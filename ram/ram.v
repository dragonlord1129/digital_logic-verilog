==> flow/design.v <==
module ram (
    clk,
    address,
    oe,
    w_r1,
    cs,
    data
);
    parameter DATA_WIDTH = 8;
    parameter ADDR_WIDTH = 8;
    parameter RAM_DEPTH = 1 << ADDR_WIDTH;
    input clk, w_r1, oe, cs;
    input [ADDR_WIDTH-1:0] address;
    inout [DATA_WIDTH-1:0] data;
    reg [DATA_WIDTH-1:0] data_out;
    reg [DATA_WIDTH-1:0] mem[0: RAM_DEPTH-1];
assign data = (cs && !w_r1 && oe) ? data_out : {DATA_WIDTH{1'bz}};  
always @(posedge clk) begin 
    if (cs) begin
        if (w_r1) begin  
            mem[address] <= data;  
        end else begin  
            data_out <= mem[address];  
        end
    end
end
endmodule
======== From RTL to reports: ram ========
What the tools print for ram, step after step.
Line numbers count from 1 in the design file above.
Library cell names are shortened.
Not given: n/a
set-up
  top ..................................... ram
  clock ................................... clk
  library ................................. sky130hd
  timing corner ........................... tt_025C_1v80

======== Word-level counts ========
Counts by Yosys on the flattened word-level netlist (proc, flatten, opt, wreduce; memories kept). Register bits leave out memories and registers merged into their read ports (data or address); mux counts leave out enables and synchronous resets folded into registers. Print and check cells are left out. Cells with the same type and inputs are merged into one.
Memory sizes are those after Yosys's memory passes, which may raise the word count (mostly to a power of two), join words into wider ones and drop unused or constant bits.
bit counts
  register bits ........................... 0
  latch bits .............................. 0
  bits in writable memories ............... 2048
  ROM bits ................................ 0
  word width x clocked read ports ......... 8
  memories ................................ 1
  bits of input ports ..................... 12
  output and inout bits ................... 8
  elaborated cells ........................ 13
memories
  memory  depth  bits a word  rd ports  wr ports  line  RTL
  mem     256    8            1         1         16    reg [DATA_WIDTH-1:0] mem[0: RAM_DEPTH-1];
operators by class
  add/subtract/negate cells ............... 0
  $mul .................................... 0
  div/mod/pow operators ................... 0
  $lt $le $gt $ge ......................... 0
  equality and inequality tests ........... 0
  shift operators ......................... 0
  mux-type cells .......................... 7
  bitwise logic cells ..................... 1
  reduce/logical cells .................... 4
operators with widths
  operator             number
  two-way mux 8 bit    5
  logical AND 1 bit    2
  AND reduction 2 bit  1
  two-way mux 1 bit    2
  inverter 1 bit       1
  zero test 1 bit      1

======== Depth ========
Yosys ltp: most cells in a row. Word level: on the elaborated netlist, between registers, memories and ports. Mapped: between sequential cells and ports; inverters and the memories' decode and read muxes count.
logic depth
  depth in word-level cells ............... 6
  ABC_AREA ................................ 0
  mapped depth ............................ 9
  depth with buffers taken out ............ 5

======== After synthesis ========
Yosys stat after the flow's synthesis: flattened, memories mapped to cells. It holds for the ABC_AREA given above (unset counts as 0); a run with the other value may have another netlist.
The area totals of this step are shown rounded.
cell types
  type      number  area in all (µm²)
  edfxtp_1  2056    6.17E+04
  mux4_2    512     1.15E+04
  a22oi_1   256     1.92E+03
  nor2_1    259     972.182
  a21oi_1   128     640.614
  clkbuf_1  143     536.765
  o41ai_1   32      280.269
  buf_2     41      205.197
  nand2_1   30      112.608
  buf_6     9       101.347
  buf_4     11      82.579
  buf_1     21      78.826
  nand4_1   8       50.048
  nor2b_1   7       43.792
  nand3_1   4       20.019
  nor3b_1   2       15.014
  and2_1    2       12.512
  nand2b_1  2       12.512
Other cell types: 3; their cells: 3.
mapped netlist
  cell count .............................. 3526
  mapped area ............................. 0.0784 mm²
  sequential area ......................... 0.0617 mm²
  mapped flip-flops ....................... 2056
  buffer cells ............................ 225

======== Path before layout ========
Source: OpenSTA report_checks on the synthesized netlist (no wires, ideal clock, input and output delay 20% of the period each), path of least setup slack; recovery checks are left aside. Register names are those of the netlist, which keeps one name where synthesis merged equal registers.
path post-synthesis
  path kind ............................... reg-to-output
  from .................................... register (no name shown)
  to ...................................... output data[0]
  clock period ............................ 8.06 ns
  external output delay ................... 1.612 ns
  time at the first pin ................... 0.000 ns
  arrival ................................. 3.289 ns
  required time ........................... 6.448 ns
  slack ................................... 3.159 ns
  path delay .............................. 3.289 ns
  driving pins on the path ................ 1
  buffers on the path ..................... 0
  period reached after synthesis .......... 4.901 ns
"path delay" is the arrival time less input delay plus setup time.
At an output port there is no setup time.
"driving pins on the path" counts driving pins, that of a launching flip-flop among them; a cell with two outputs on the path counts twice.
"period reached after synthesis" = period - worst setup slack (recovery checks aside). The figure is calculated, with input and output delays left at 20% of the set period.
between the ends, post-synthesis
  path through ............................ edfxtp_1
RTL lines, path post-synthesis
  element        line  RTL
  end, declared  14    inout [DATA_WIDTH-1:0] data;
Chain of elaborated cells between the ends: none given.

======== Timing after layout ========
Path of least setup slack in the final report of run 1 (OpenROAD, finished layout, wires in). Where an end is a register, its clock arrival counts in the times.
path post-layout
  path kind ............................... input-to-reg
  from .................................... input address[0]
  to ...................................... register (no name shown)
  clock period ............................ 3.01 ns
  input delay ............................. 0.60 ns
  setup time .............................. 0.25 ns
  time at the first pin ................... 0.60 ns
  arrival ................................. 3.57 ns
  required time ........................... 3.63 ns
  slack ................................... 0.06 ns
  driving pins on the path ................ 10
  buffers on the path ..................... 5
between the ends, post-layout
  path through ............................ buf_12 -> buf_12 -> buf_12 -> mux4_2 -> a22oi_1 -> buf_4 -> a21oi_1 -> o41ai_1 -> buf_4 -> nand4_1
RTL lines, path post-layout
  element          line  RTL
  start, declared  13    input [ADDR_WIDTH-1:0] address;
Chain of elaborated cells between the ends: none given.

# Flow runs of ram

Below are 2 stored runs of the flow (Yosys, OpenROAD; platform sky130hd) on ram, each with its settings and what was measured, unordered. Constraints: input delay and output delay 20% of the set period each, output load 0.01 pF.
"achieved period" is the run's clock period less its worst setup slack. It is reckoned from that one timing run; input and output delays stay at 20% of the period that was set.
"critical path time" = time allowed to the worst setup path (clock period - input delay - output delay, where it has them) - its slack; a late launch clock adds to it, a late capture clock takes from it.
"total power after layout": no workload was simulated; the value follows from the tool's default switching activity.
The results are shown rounded.

======== run 1 ========
==> flow/run.sh <==
#!/bin/bash
# the make line also repeats the synthesis and layout settings of config.mk as NAME=value (left out here)
make -C /OpenROAD-flow-scripts/flow DESIGN_CONFIG=/design/flow/config.mk WORK_HOME=/design/flow/orfs CLKGATE_MAP_FILE= finish
==> flow/config.mk <==
export PLATFORM = sky130hd
export DESIGN_NAME = ram
export DESIGN_NICKNAME = ram
export VERILOG_FILES = /design/flow/design.v
export SDC_FILE = /design/flow/constraint.sdc
export NUM_CORES = 4
export LEC_CHECK = 0
export CAP_MARGIN = 40
export CORE_ASPECT_RATIO = 0.59
export CORE_MARGIN = 6
export CORE_UTILIZATION = 15
export CTS_CLUSTER_SIZE = 51
export MAX_ROUTING_LAYER = met4
export MIN_ROUTING_LAYER = met2
export PLACE_DENSITY_LB_ADDON = 0.29
export SLEW_MARGIN = 35
==> flow/constraint.sdc <==
create_clock -name core_clock -period 3.01 [get_ports {clk}]
set_input_delay 0.6020 -clock core_clock [delete_from_list [all_inputs] [get_ports {clk}]]
set_output_delay 0.6020 -clock core_clock [all_outputs]
set_load 0.01 [all_outputs]

-------- measured, run 1 --------
  chip area after synthesis (Yosys) ....... 0.0784 mm²
  worst hold slack in the final report .... 0.045 ns
  full die area ........................... 0.541 mm²
  sum of negative setup slack ............. 0.000 ns
  final design utilization ................ 19.1 %
  total power after layout ................ 58.7 mW
  critical path time ...................... 2.35 ns
  class of the worst setup path ........... input-to-reg
  achieved period ......................... 2.950 ns
  setup slack of the worst path ........... 0.060 ns

======== run 2 ========
==> flow/run.sh <==
#!/bin/bash
# the make line also repeats the synthesis and layout settings of config.mk as NAME=value (left out here)
make -C /OpenROAD-flow-scripts/flow DESIGN_CONFIG=/design/flow/config.mk WORK_HOME=/design/flow/orfs CLKGATE_MAP_FILE= finish
==> flow/config.mk <==
export PLATFORM = sky130hd
export DESIGN_NAME = ram
export DESIGN_NICKNAME = ram
export VERILOG_FILES = /design/flow/design.v
export SDC_FILE = /design/flow/constraint.sdc
export NUM_CORES = 4
export LEC_CHECK = 0
export ABC_AREA = 0
export CAP_MARGIN = 20
export CELL_PAD_IN_SITES_DETAIL_PLACEMENT = 2
export CORE_ASPECT_RATIO = 0.89
export CORE_MARGIN = 2
export CORE_UTILIZATION = 66
export CTS_CLUSTER_SIZE = 82
export GPL_ROUTABILITY_DRIVEN = 1
export PLACE_DENSITY_LB_ADDON = 0.13
export SETUP_SLACK_MARGIN = 0.53
export SLEW_MARGIN = 35
export TNS_END_PERCENT = 15
==> flow/constraint.sdc <==
create_clock -name core_clock -period 3.05 [get_ports {clk}]
set_input_delay 0.6100 -clock core_clock [delete_from_list [all_inputs] [get_ports {clk}]]
set_output_delay 0.6100 -clock core_clock [all_outputs]
set_load 0.01 [all_outputs]

-------- run 2 --------
  unfinished; tool error in placement
